==> flow/design.v <==
module px_calc
  # (parameter
      c_img_cols    = 80,  
      c_img_rows    = 60,  
      c_img_pxls    = c_img_cols * c_img_rows,
      c_nb_img_pxls =  13,   
    c_nb_buf_red   =  4,   
    c_nb_buf_green =  4,   
    c_nb_buf_blue  =  4,   
    c_nb_buf       =   c_nb_buf_red + c_nb_buf_green + c_nb_buf_blue,
    c_msb_blue  = c_nb_buf_blue-1,
    c_msb_red   = c_nb_buf-1,
    c_msb_green = c_msb_blue + c_nb_buf_green
  )
  (
    input          rst,        
    input          clk,        
    input  [2:0]   rgbfilter,  
    input [c_nb_img_pxls-1:0] proc_addr,  
    input [c_nb_buf-1:0]  orig_pxl,  
    output [7:0] leds
  );
  reg [7:0] r_leds;
  wire end_pxl_cnt;
  wire end_ln;
  wire tmpw;
  reg [5:0] histograma [79:0];
  integer col;
  integer prev_high;
  integer i; 
  integer px_pos;
  integer tmp;
  assign end_pxl_cnt = (proc_addr == c_img_pxls-1) ? 1'b1 : 1'b0;
  assign end_ln = (px_pos == c_img_cols-1)? 1'b1 : 1'b0;
always @ (posedge clk, posedge rst) 
  begin
    if (rst) begin   
      px_pos <=0;
    end 
    else if (end_ln) begin
      px_pos <= 0;
    end
    else begin
      px_pos <= px_pos +1;
    end 
end
always @ (posedge clk, posedge rst) 
begin
  if (rst) begin   
    r_leds <= 8'b00000000; 
  end
  else begin
    if (col < 9) begin
      r_leds <= 8'b10000000;
    end
    else if (col <19) begin
      r_leds <= 8'b01000000;
    end      
    else if (col <29) begin
      r_leds <= 8'b00100000;
    end
    else if (col <39) begin
      r_leds <= 8'b00010000;
    end      
    else if (col <49) begin
      r_leds <= 8'b00001000;
    end      
    else if (col <59) begin   
      r_leds <= 8'b00000100;
    end    
    else if (col <69) begin
      r_leds <= 8'b00000010;
    end      
    else begin
      r_leds <= 8'b00000001;     
    end     
  end
end
always @ (posedge clk, posedge rst) 
begin
  if (rst) begin  
    for(i=0;i<=79;i=i+1) begin
      histograma[i] <= 0;      
    end
  end 
  else if (end_pxl_cnt) begin
    for(i=0;i<=79;i=i+1) begin
      histograma[i] <= 0;      
    end
  end
  else begin
   case (rgbfilter)
      3'b000:  
        histograma[px_pos] <= histograma[px_pos] + 1;
      3'b100: begin  
        if (orig_pxl[c_msb_red])
          histograma[px_pos] <= histograma[px_pos] + 1;
      end
      3'b010: begin  
        if (orig_pxl[c_msb_green])
          histograma[px_pos] <= histograma[px_pos] + 1;
      end
      3'b001: begin  
        if (orig_pxl[c_msb_blue])
          histograma[px_pos] <= histograma[px_pos] + 1;
      end
      3'b110: begin  
        if (orig_pxl[c_msb_red] & orig_pxl[c_msb_green])
          histograma[px_pos] <= histograma[px_pos] + 1;
      end
      3'b101: begin  
        if (orig_pxl[c_msb_red] & orig_pxl[c_msb_blue])
          histograma[px_pos] <= histograma[px_pos] + 1;
      end
      3'b011: begin  
        if (orig_pxl[c_msb_green] & orig_pxl[c_msb_blue])
          histograma[px_pos] <= histograma[px_pos] + 1;
      end
      3'b111: begin  
        if (orig_pxl[c_msb_red] & orig_pxl[c_msb_green] & orig_pxl[c_msb_blue])
          histograma[px_pos] <= histograma[px_pos] + 1;
      end
    endcase
  end
end
  assign tmpw = (prev_high < histograma[px_pos])? 1'b1 : 1'b0;
  always @ (posedge clk, posedge rst) 
  begin
    if (rst) begin   
      prev_high <=0;
      col <=0;
    end      
    else if(tmpw) begin
        prev_high <= histograma[px_pos];
        col <= px_pos;
     end 
  end
  assign leds = r_leds;
endmodule
* Tool chain data of px_calc
Tool output for the design above, in the order of the flow.
Line numbers count from 1 in the design file above.
Library cell names are shortened.
A cell with -- has no value.
- Top module :: px_calc
- Clock input :: clk
- Library :: sky130hd
- Timing corner :: tt_025C_1v80

* Word-level counts
Source: Yosys, flattened and elaborated. Widths are those after wreduce. Registers that Yosys merges into a memory's read port (data or address) are not register bits. Print and check cells do not count. Equal cells are merged and count once.
- $add $sub $neg :: 9
- $lt $le $gt $ge :: 8
- Eq/ne operators :: 735
- Multiplexer cells :: 1395
- Bitwise logic cells :: 4
- Reduce/logical cells :: 83
** Operators with widths (count)
- 2-to-1 mux 6 bit :: 1304
- parallel mux 6 bit (select 8 bit) :: 80
- != test 3 bit with constant B :: 640
- AND reduction 16 bit :: 80
- parallel mux 6 bit (select 80 bit) :: 1
- equality test 7 x 6 -> 1 bit with constant B :: 32
- equality test 7 x 5 -> 1 bit with constant B :: 16
- equality test 7 bit with constant B :: 16
- less-than comparator 32 x 7 -> 1 bit with constant B :: 3
- less-than comparator 32 x 6 -> 1 bit with constant B :: 2
- equality test 7 x 4 -> 1 bit with constant B :: 8
- adder 6 x 1 -> 6 bit with constant B :: 8
- adder 32 x 2 -> 32 bit with constant B :: 1
- less-than comparator 32 x 5 -> 1 bit with constant B :: 1
- less-than comparator 32 x 8 -> 1 bit with constant B :: 1
- equality test 32 x 8 -> 1 bit with constant B :: 1
- 2-to-1 mux 32 bit :: 1
- equality test 7 x 3 -> 1 bit with constant B :: 4
- != test 3 x 2 -> 1 bit with constant B :: 7
- equality test 7 x 2 -> 1 bit with constant B :: 2
- equality test 13 bit with constant B :: 1
- equality test 3 bit with constant B :: 4
- nonzero test 9 bit :: 1
- 2-to-1 mux 8 bit :: 1
- equality test 7 x 1 -> 1 bit with constant B :: 1
- logical NOT 7 bit :: 1
- 2-to-1 mux 7 bit :: 1
- equality test 3 x 2 -> 1 bit with constant B :: 2
Other operator kinds: 9; their cells: 14.
- Register bits :: 558
- Bits of input ports :: 30
- Output and inout port bits :: 8
- Elaborated cells :: 2318

* Depth
Depth = most cells in a row (Yosys ltp): at word level without a register or memory, in the mapped netlist without a sequential cell, where the memories' decode and read muxes count.
- Depth in word-level cells :: 10
- ABC_AREA :: 0
- Gate-level depth with buffers :: 21
- Gate-level depth less buffers :: 14

* After synthesis
Source: synth_stat.txt of the flow (Yosys; design flattened, memories mapped). It holds for the ABC_AREA given above (unset counts as 0); a run with the other value may have another netlist.
The area totals of this step are shown rounded.
** Cells by type
- dfrtp_1 :: count 558, total area 1.4E+04 um2
- nand2_1 :: count 332, total area 1.25E+03 um2
- mux2i_1 :: count 96, total area 960.922 um2
- o21ai_0 :: count 183, total area 915.878 um2
- a21oi_1 :: count 168, total area 840.806 um2
- nand3_1 :: count 166, total area 830.797 um2
- mux2_2 :: count 68, total area 765.734 um2
- clkbuf_1 :: count 200, total area 750.72 um2
- nor2_1 :: count 199, total area 746.966 um2
- a32oi_1 :: count 72, total area 630.605 um2
- and3_1 :: count 96, total area 600.576 um2
- a31oi_1 :: count 87, total area 544.272 um2
- a22oi_1 :: count 50, total area 375.36 um2
- buf_2 :: count 59, total area 295.283 um2
- nand4_1 :: count 47, total area 294.032 um2
- o31ai_1 :: count 39, total area 292.781 um2
- and2_1 :: count 34, total area 212.704 um2
- a22o_1 :: count 23, total area 201.443 um2
Other cell types: 60; their cells: 367.
- Cell count :: 2844
- Cell area after synthesis :: 27400 um2
- Area of sequential cells :: 14000 um2
- Flip-flops :: 558
- Buffers :: 283

* Path before layout
Path of least setup slack by OpenSTA after synthesis, without wires, with an ideal clock, recovery checks aside; 20% of the period is set as input and as output delay. Where synthesis merged equal registers, the netlist keeps one of their names.
- Kind :: reg2reg
- From :: register px_pos[0]
- To :: register col[2]
- Clock period :: 5850 ps
- Library setup time :: 128 ps
- Time at the first pin :: 0 ps
- Data arrival time :: 4458 ps
- Required time :: 5722 ps
- Setup slack :: 1264 ps
- Path delay :: 4586 ps
- Stages :: 20
- Buffers on the path :: 7
- Synthesis period reached :: 4586 ps
"path delay" is the arrival time less input delay plus setup time.
"stages": output pins that drive a net of the path, with the launching flip-flop's if there is one; two outputs of one cell count as two.
"synthesis period reached" is the clock period less the worst setup slack; recovery checks do not enter. This is arithmetic on one report: input and output delays are still those of the set period (20% each).
The rows between start and end are the longest chain of elaborated cells between them; the timing report does not say that the signal goes this way. Where chains are equally long, one stands for them.
Each line given opens the expression or statement behind the cell; cells for indexed reads and writes are added by Yosys, which also makes memories of some case tables.
At most two assigning lines are given for a register; there are more.
- Cell sequence :: dfrtp_1 inv_1 ha_1 clkbuf_1 and2_1 clkbuf_1 clkbuf_1 clkbuf_1 clkbuf_1 a32oi_1 nand4_1 or4_1 o41ai_2 ha_1 and4_1 a21oi_1 and3_1 buf_2 buf_2 mux2_1
- Length of the longest elaborated chain :: 4
- Elaborated cells between the ends (all ways) :: 83
- Classes of those cells :: compare: 1; eq/ne: 79; mux: 2; reduce/logical: 1
** RTL lines, path after synthesis
- from (decl) :: line 31 : integer px_pos;
- from (assign) :: line 38 : px_pos <=0;
- from (assign) :: line 44 : px_pos <= px_pos +1;
- equality test 7 bit :: line 126 : assign tmpw = (prev_high < histograma[px_pos])? 1'b1 : 1'b0;
- parallel mux 6 bit (select 80 bit) :: line 126
- less-than comparator 6 bit :: line 126
- 2-to-1 mux 1 bit :: line 126
- to (assign) :: line 131 : col <=0;
- to (assign) :: line 135 : col <= px_pos;
- to (decl) :: line 28 : integer col;

* Path in the finished layout
Path of least setup slack in the final report of stored run 1 (OpenROAD, finished layout, wires in). Where an end is a register, its clock arrival counts in the times.
The path's times are printed in steps of 10 ps; the period is the one set.
- Kind :: reg2reg
- From :: register px_pos[0]
- To :: register col[25]
- Clock period :: 4960 ps
- Library setup time :: 120 ps
- Time at the first pin :: 640 ps
- Data arrival time :: 5520 ps
- Required time :: 5490 ps
- Setup slack :: -40 ps
- Stages :: 17
- Buffers on the path :: 4
The rows between start and end are the longest chain of elaborated cells between them; the timing report does not say that the signal goes this way. Where chains are equally long, one stands for them.
At most two assigning lines are given for a register; there are more.
- Cell sequence :: dfrtp_1 buf_4 ha_1 buf_4 nand4b_2 nor2_1 nand2_1 nand4_1 or4_1 o41ai_4 buf_4 ha_1 and4_1 a21oi_1 and3_2 buf_12 mux2_2
- Length of the longest elaborated chain :: 4
- Elaborated cells between the ends (all ways) :: 83
- Classes of those cells :: compare: 1; eq/ne: 79; mux: 2; reduce/logical: 1
** RTL lines, path post-layout
- from (decl) :: line 31 : integer px_pos;
- from (assign) :: line 38 : px_pos <=0;
- from (assign) :: line 44 : px_pos <= px_pos +1;
- equality test 7 bit :: line 126 : assign tmpw = (prev_high < histograma[px_pos])? 1'b1 : 1'b0;
- parallel mux 6 bit (select 80 bit) :: line 126
- less-than comparator 6 bit :: line 126
- 2-to-1 mux 1 bit :: line 126
- to (assign) :: line 131 : col <=0;
- to (assign) :: line 135 : col <= px_pos;
- to (decl) :: line 28 : integer col;

# Flow runs of px_calc

Record of 2 stored runs of the RTL-to-layout flow on px_calc, platform sky130hd. The runs are unordered. Constraints: input delay and output delay 20% of the set period each, output load 0.01 pF.
"period reached" is the run's clock period less its worst setup slack. It is reckoned from that one timing run; input and output delays stay at 20% of the period that was set.
"total power after layout" rests on the timing tool's default activity at the inputs, not on a simulated workload.
The results are shown rounded.

** Stored run 1
- Settings :: period_ns=4.96; CAP_MARGIN=20; CORE_MARGIN=2; CORE_UTILIZATION=40; SLEW_MARGIN=20
- Period reached :: 4,997 ps
- Chip area after synthesis (Yosys) :: 27,400 um2
- Final setup TNS :: -524 ps
- Area inside the die boundary :: 70,600 um2
- Total power after layout :: 10,600 µW
- Post-route utilization :: 48.7 %
- Worst setup slack after layout :: -37 ps

** Stored run 2
- Settings :: period_ns=9.62; CORE_UTILIZATION=36; SETUP_SLACK_MARGIN=0.04; HOLD_SLACK_MARGIN=0.23; GPL_TIMING_DRIVEN=1; GPL_ROUTABILITY_DRIVEN=0; CTS_CLUSTER_DIAMETER=274; MAX_ROUTING_LAYER=met4; CAP_MARGIN=20; CORE_MARGIN=2; SLEW_MARGIN=20
- Period reached :: 6,863 ps
- Chip area after synthesis (Yosys) :: 27,400 um2
- Final setup TNS :: 0 ps
- Area inside the die boundary :: 78,300 um2
- Total power after layout :: 5,260 µW
- Post-route utilization :: 40.4 %
- Worst setup slack after layout :: 2,760 ps
